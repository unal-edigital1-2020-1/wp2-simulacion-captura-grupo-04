==> flow/design.v <==
`timescale 10ns / 1ns		
module VGA_Driver640x480 (
	input rst,
	input clk, 				 
	input  [11:0] pixelIn, 	 
	output  [11:0] pixelOut,  
	output  Hsync_n,		 
	output  Vsync_n,		 
	output  [9:0] posX, 	 
	output  [9:0] posY 		 
);
localparam SCREEN_X = 640; 	 
localparam FRONT_PORCH_X =16;  
localparam SYNC_PULSE_X = 96;
localparam BACK_PORCH_X = 48;  
localparam TOTAL_SCREEN_X = SCREEN_X+FRONT_PORCH_X+SYNC_PULSE_X+BACK_PORCH_X; 	 
localparam SCREEN_Y = 480; 	 
localparam FRONT_PORCH_Y =10;  
localparam SYNC_PULSE_Y = 2;
localparam BACK_PORCH_Y = 33;
localparam TOTAL_SCREEN_Y = SCREEN_Y+FRONT_PORCH_Y+SYNC_PULSE_Y+BACK_PORCH_Y; 	 
reg  [9:0] countX;
reg  [9:0] countY;
assign posX = countX;
assign posY = countY;
assign pixelOut = (countX<SCREEN_X) ? (pixelIn) : (12'b000000000000) ;
assign Hsync_n = ~((countX>=SCREEN_X+FRONT_PORCH_X) && (countX<SCREEN_X+SYNC_PULSE_X+FRONT_PORCH_X)); 
assign Vsync_n = ~((countY>=SCREEN_Y+FRONT_PORCH_Y) && (countY<SCREEN_Y+FRONT_PORCH_Y+SYNC_PULSE_Y));
always @(posedge clk) begin
	if (rst) begin
		countX <= (SCREEN_X+FRONT_PORCH_X-1);
		countY <= (SCREEN_Y+FRONT_PORCH_Y-1);
	end
	else begin 
		if (countX >= (TOTAL_SCREEN_X-1)) begin
		  countX <= 0;
		  if (countY >= (TOTAL_SCREEN_Y-1)) begin
		      countY <= 0;
		  end 
		  else begin
				countY <= countY + 1;
		  end
		end 
		else begin
			countX <= countX + 1;
			countY <= countY;
		end
	end
end
endmodule
-- Tool chain data of VGA_Driver640x480
What the tools print for VGA_Driver640x480, step after step.
Line numbers count from 1 in the design file above.
Operators: Yosys type, input widths -> output width; for muxes data width and select width s.
Cell names lack the library's common part.
The mark n/a stands for no value.
- design top: VGA_Driver640x480
- clock port: clk
- cell library: sky130hd
- timing corner: tt_025C_1v80

-- Word-level counts
Yosys after proc, flatten, opt, wreduce and memory -nomap, before mapping. Memory bits, and registers merged into a memory's read port (data or address), are not among the register bits. Print and check cells are not counted. Equal cells are merged and count once.
- noted register bits after elaboration: 20
- input bits at 14
- output and inout port bits at 34
- word-level cells: 20
- add/subtract/negate cells: 2
- $lt $le $gt $ge at 7
- mux-type cells at 3
- bitwise logic cells at 2
- noted reduce/logical cells: 3
- operators by type and width (kind ; count):
    $ge 10x10->1 const B ; 3
    $add 10x1->10 const B ; 2
    $lt 10x10->1 const B ; 2
    $mux 10 ; 2
    $mux 12 ; 1
    $ge 10x9->1 const B ; 1
    $lt 10x9->1 const B ; 1
    $logic_and 1x1->1 ; 2
    $not 1->1 ; 2
    $reduce_or 2->1 ; 1

-- Longest topological paths
Depth = most cells in a row (Yosys ltp): at word level without a register or memory, in the mapped netlist without a sequential cell, where the memories' decode and read muxes count.
- depth after elaboration at 3
- ABC_AREA: 0
- gate-level depth with buffers: 6
- noted depth with buffers taken out: 5

-- After synthesis
Source: synth_stat.txt of the flow (Yosys; design flattened, memories mapped). It holds for the ABC_AREA given above (unset counts as 0); a run with the other value may have another netlist.
The area totals of this step are shown rounded.
- mapped cells: 136
- noted synthesis area: 1150 um2
- mapped flip-flops: 20
- cell types (cell ; count ; area in all (um2)):
    dfxtp_1 ; 20 ; 400.384
    and2_1 ; 12 ; 75.072
    ha_1 ; 5 ; 62.56
    nand2_1 ; 15 ; 56.304
    nor3_1 ; 11 ; 55.053
    o21ai_1 ; 9 ; 45.043
    nand3_1 ; 7 ; 35.034
    xor2_1 ; 4 ; 35.034
    a221o_1 ; 3 ; 30.029
    o311ai_4 ; 1 ; 26.275
    xnor2_1 ; 3 ; 26.275
    and3_1 ; 4 ; 25.024
    inv_1 ; 6 ; 22.522
    a31oi_1 ; 3 ; 18.768
    nor2_1 ; 5 ; 18.768
    a211o_1 ; 2 ; 17.517
    o31a_4 ; 1 ; 17.517
    or4_1 ; 2 ; 15.014
Not listed: further types 20, cells in them 23.

-- Path before layout
OpenSTA on the mapped netlist: ideal clock, no wires. The path of least setup slack (recovery checks aside). Input and output delay are each 20% of the period. Register names are those of the netlist, which keeps one name where synthesis merged equal registers.
- path type: register to output
- start: register countY[6]
- end: output Vsync_n
- period: 2.9 ns
- time at the first pin at 0.000 ns
- arrival time at 1.188 ns
- required time: 2.320 ns
- noted path slack: 1.132 ns
- delay of the path: 1.188 ns
- noted driving pins on the path: 4
- buffers on the path at 0
- synthesis period reached: 1.768 ns
"delay of the path" is the arrival time less input delay plus setup time.
At an output port there is no setup time.
"driving pins on the path": output pins that drive a net of the path, with the launching flip-flop's if there is one; two outputs of one cell count as two.
"synthesis period reached" is the clock period less the worst setup slack; recovery checks do not enter. This is arithmetic on one report: input and output delays are still those of the set period (20% each).
Between the ends stands the longest chain of elaborated cells between them, by number of cells; it is not shown to be the way that was timed. Of several equally long chains one is given.
A line is the first line of the expression or statement that the cell stems from. Yosys adds cells for indexed reads and writes and turns some case tables into memories.
At most two assigning lines are given for a register; there are more.
- cell sequence: dfxtp_1 > and3_1 > o2111ai_1 > or4_1
- noted cells in the longest elaborated chain: 3
- noted elaborated cells between the ends (all ways): 4
- source lines of those cells at 1
- classes of those cells: 2 x compare; 1 x logic; 1 x reduce/logical
- ends and longest elaborated chain, post-synthesis (element ; RTL line ; text):
    start, declared ; 23 ; reg  [9:0] countY;
    start, assigned ; 32 ; countY <= (SCREEN_Y+FRONT_PORCH_Y-1);
    start, assigned ; 41 ; countY <= countY + 1;
    $ge 10x9->1 ; 28 ; assign Vsync_n = ~((countY>=SCREEN_Y+FRONT_PORCH_Y) && (countY<SCREEN_Y+FRONT_PORCH_Y+SYNC_PULSE_Y));
    $logic_and 1x1->1 ; 28 ;
    $not 1->1 ; 28 ;
    end, declared ; 8 ; output Vsync_n,

-- Timing after layout
Path of least setup slack in the final report of run 1 (OpenROAD, finished layout, wires in). Where an end is a register, its clock arrival counts in the times.
- path type: register to output
- start: register countY[0]
- end: output Vsync_n
- period: 1.39 ns
- time at the first pin at 0.26 ns
- arrival time at 1.45 ns
- required time: 1.11 ns
- noted path slack: -0.34 ns
- noted driving pins on the path: 6
- buffers on the path at 1
Between the ends stands the longest chain of elaborated cells between them, by number of cells; it is not shown to be the way that was timed. Of several equally long chains one is given.
At most two assigning lines are given for a register; there are more.
- cell sequence: dfxtp_1 > inv_1 > ha_1 > o2111ai_1 > or4_1 > buf_2
- noted cells in the longest elaborated chain: 3
- noted elaborated cells between the ends (all ways): 4
- source lines of those cells at 1
- classes of those cells: 2 x compare; 1 x logic; 1 x reduce/logical
- ends and longest elaborated chain, after layout (element ; RTL line ; text):
    start, declared ; 23 ; reg  [9:0] countY;
    start, assigned ; 32 ; countY <= (SCREEN_Y+FRONT_PORCH_Y-1);
    start, assigned ; 41 ; countY <= countY + 1;
    $ge 10x9->1 ; 28 ; assign Vsync_n = ~((countY>=SCREEN_Y+FRONT_PORCH_Y) && (countY<SCREEN_Y+FRONT_PORCH_Y+SYNC_PULSE_Y));
    $logic_and 1x1->1 ; 28 ;
    $not 1->1 ; 28 ;
    end, declared ; 8 ; output Vsync_n,

Lab notebook: VGA_Driver640x480

VGA_Driver640x480 through Yosys and OpenROAD on sky130hd: 2 stored runs, unordered, with their settings and measured results. The constraints put input and output delay at 20% of the set period each and load the outputs with 0.01 pF.
"period reached" = clock period - worst setup slack. The figure is calculated, with input and output delays left at 20% of the set period.
"time on the worst setup path" = time allowed to the worst setup path (clock period - input delay - output delay, where it has them) - its slack; a late launch clock adds to it, a late capture clock takes from it.
By "total power of the final layout" is meant OpenSTA's value without simulated activity: inputs other than the clock are taken to toggle once in ten clock periods, and the tool carries that through the logic.
Results are given in rounded form.

Run 1
Settings were period_ns = 1.39; CORE_UTILIZATION = 25; SETUP_SLACK_MARGIN = 0.24; PLACE_DENSITY = 0.7; CORE_ASPECT_RATIO = 0.53; TNS_END_PERCENT = 5; ABC_AREA = 0; CTS_CLUSTER_DIAMETER = 123; MAX_ROUTING_LAYER = met4; CAP_MARGIN = 20; CORE_MARGIN = 2; SLEW_MARGIN = 20
- worst setup slack after layout at -0.342 ns
- die footprint at 5190 um2
- noted the synthesized cell area: 1150 um2
- smallest hold slack at 0.587 ns
- period reached at 1.732 ns
- noted the post-layout utilization: 50.2%
- total power of the final layout: 1470 uW
- standard-cell area of the final layout at 2150 um2
- noted the time on the worst setup path: 1.45 ns
- worst setup path kind: register to output
- noted the final setup TNS: -3.82 ns

Run 2
Settings were period_ns = 1.53; CORE_UTILIZATION = 42; PLACE_DENSITY_LB_ADDON = 0.22; CELL_PAD_IN_SITES_GLOBAL_PLACEMENT = 1; ABC_AREA = 1; GPL_TIMING_DRIVEN = 0; GPL_ROUTABILITY_DRIVEN = 0; MIN_ROUTING_LAYER = met2; CAP_MARGIN = 20; CORE_MARGIN = 2; SLEW_MARGIN = 20
- worst setup slack after layout at -0.055 ns
- die footprint at 3470 um2
- noted the synthesized cell area: 1270 um2
- smallest hold slack at 0.509 ns
- period reached at 1.585 ns
- noted the post-layout utilization: 73.2%
- total power of the final layout: 1100 uW
- standard-cell area of the final layout at 2050 um2
- noted the time on the worst setup path: 1.28 ns
- worst setup path kind: register to output
- noted the final setup TNS: -0.501 ns
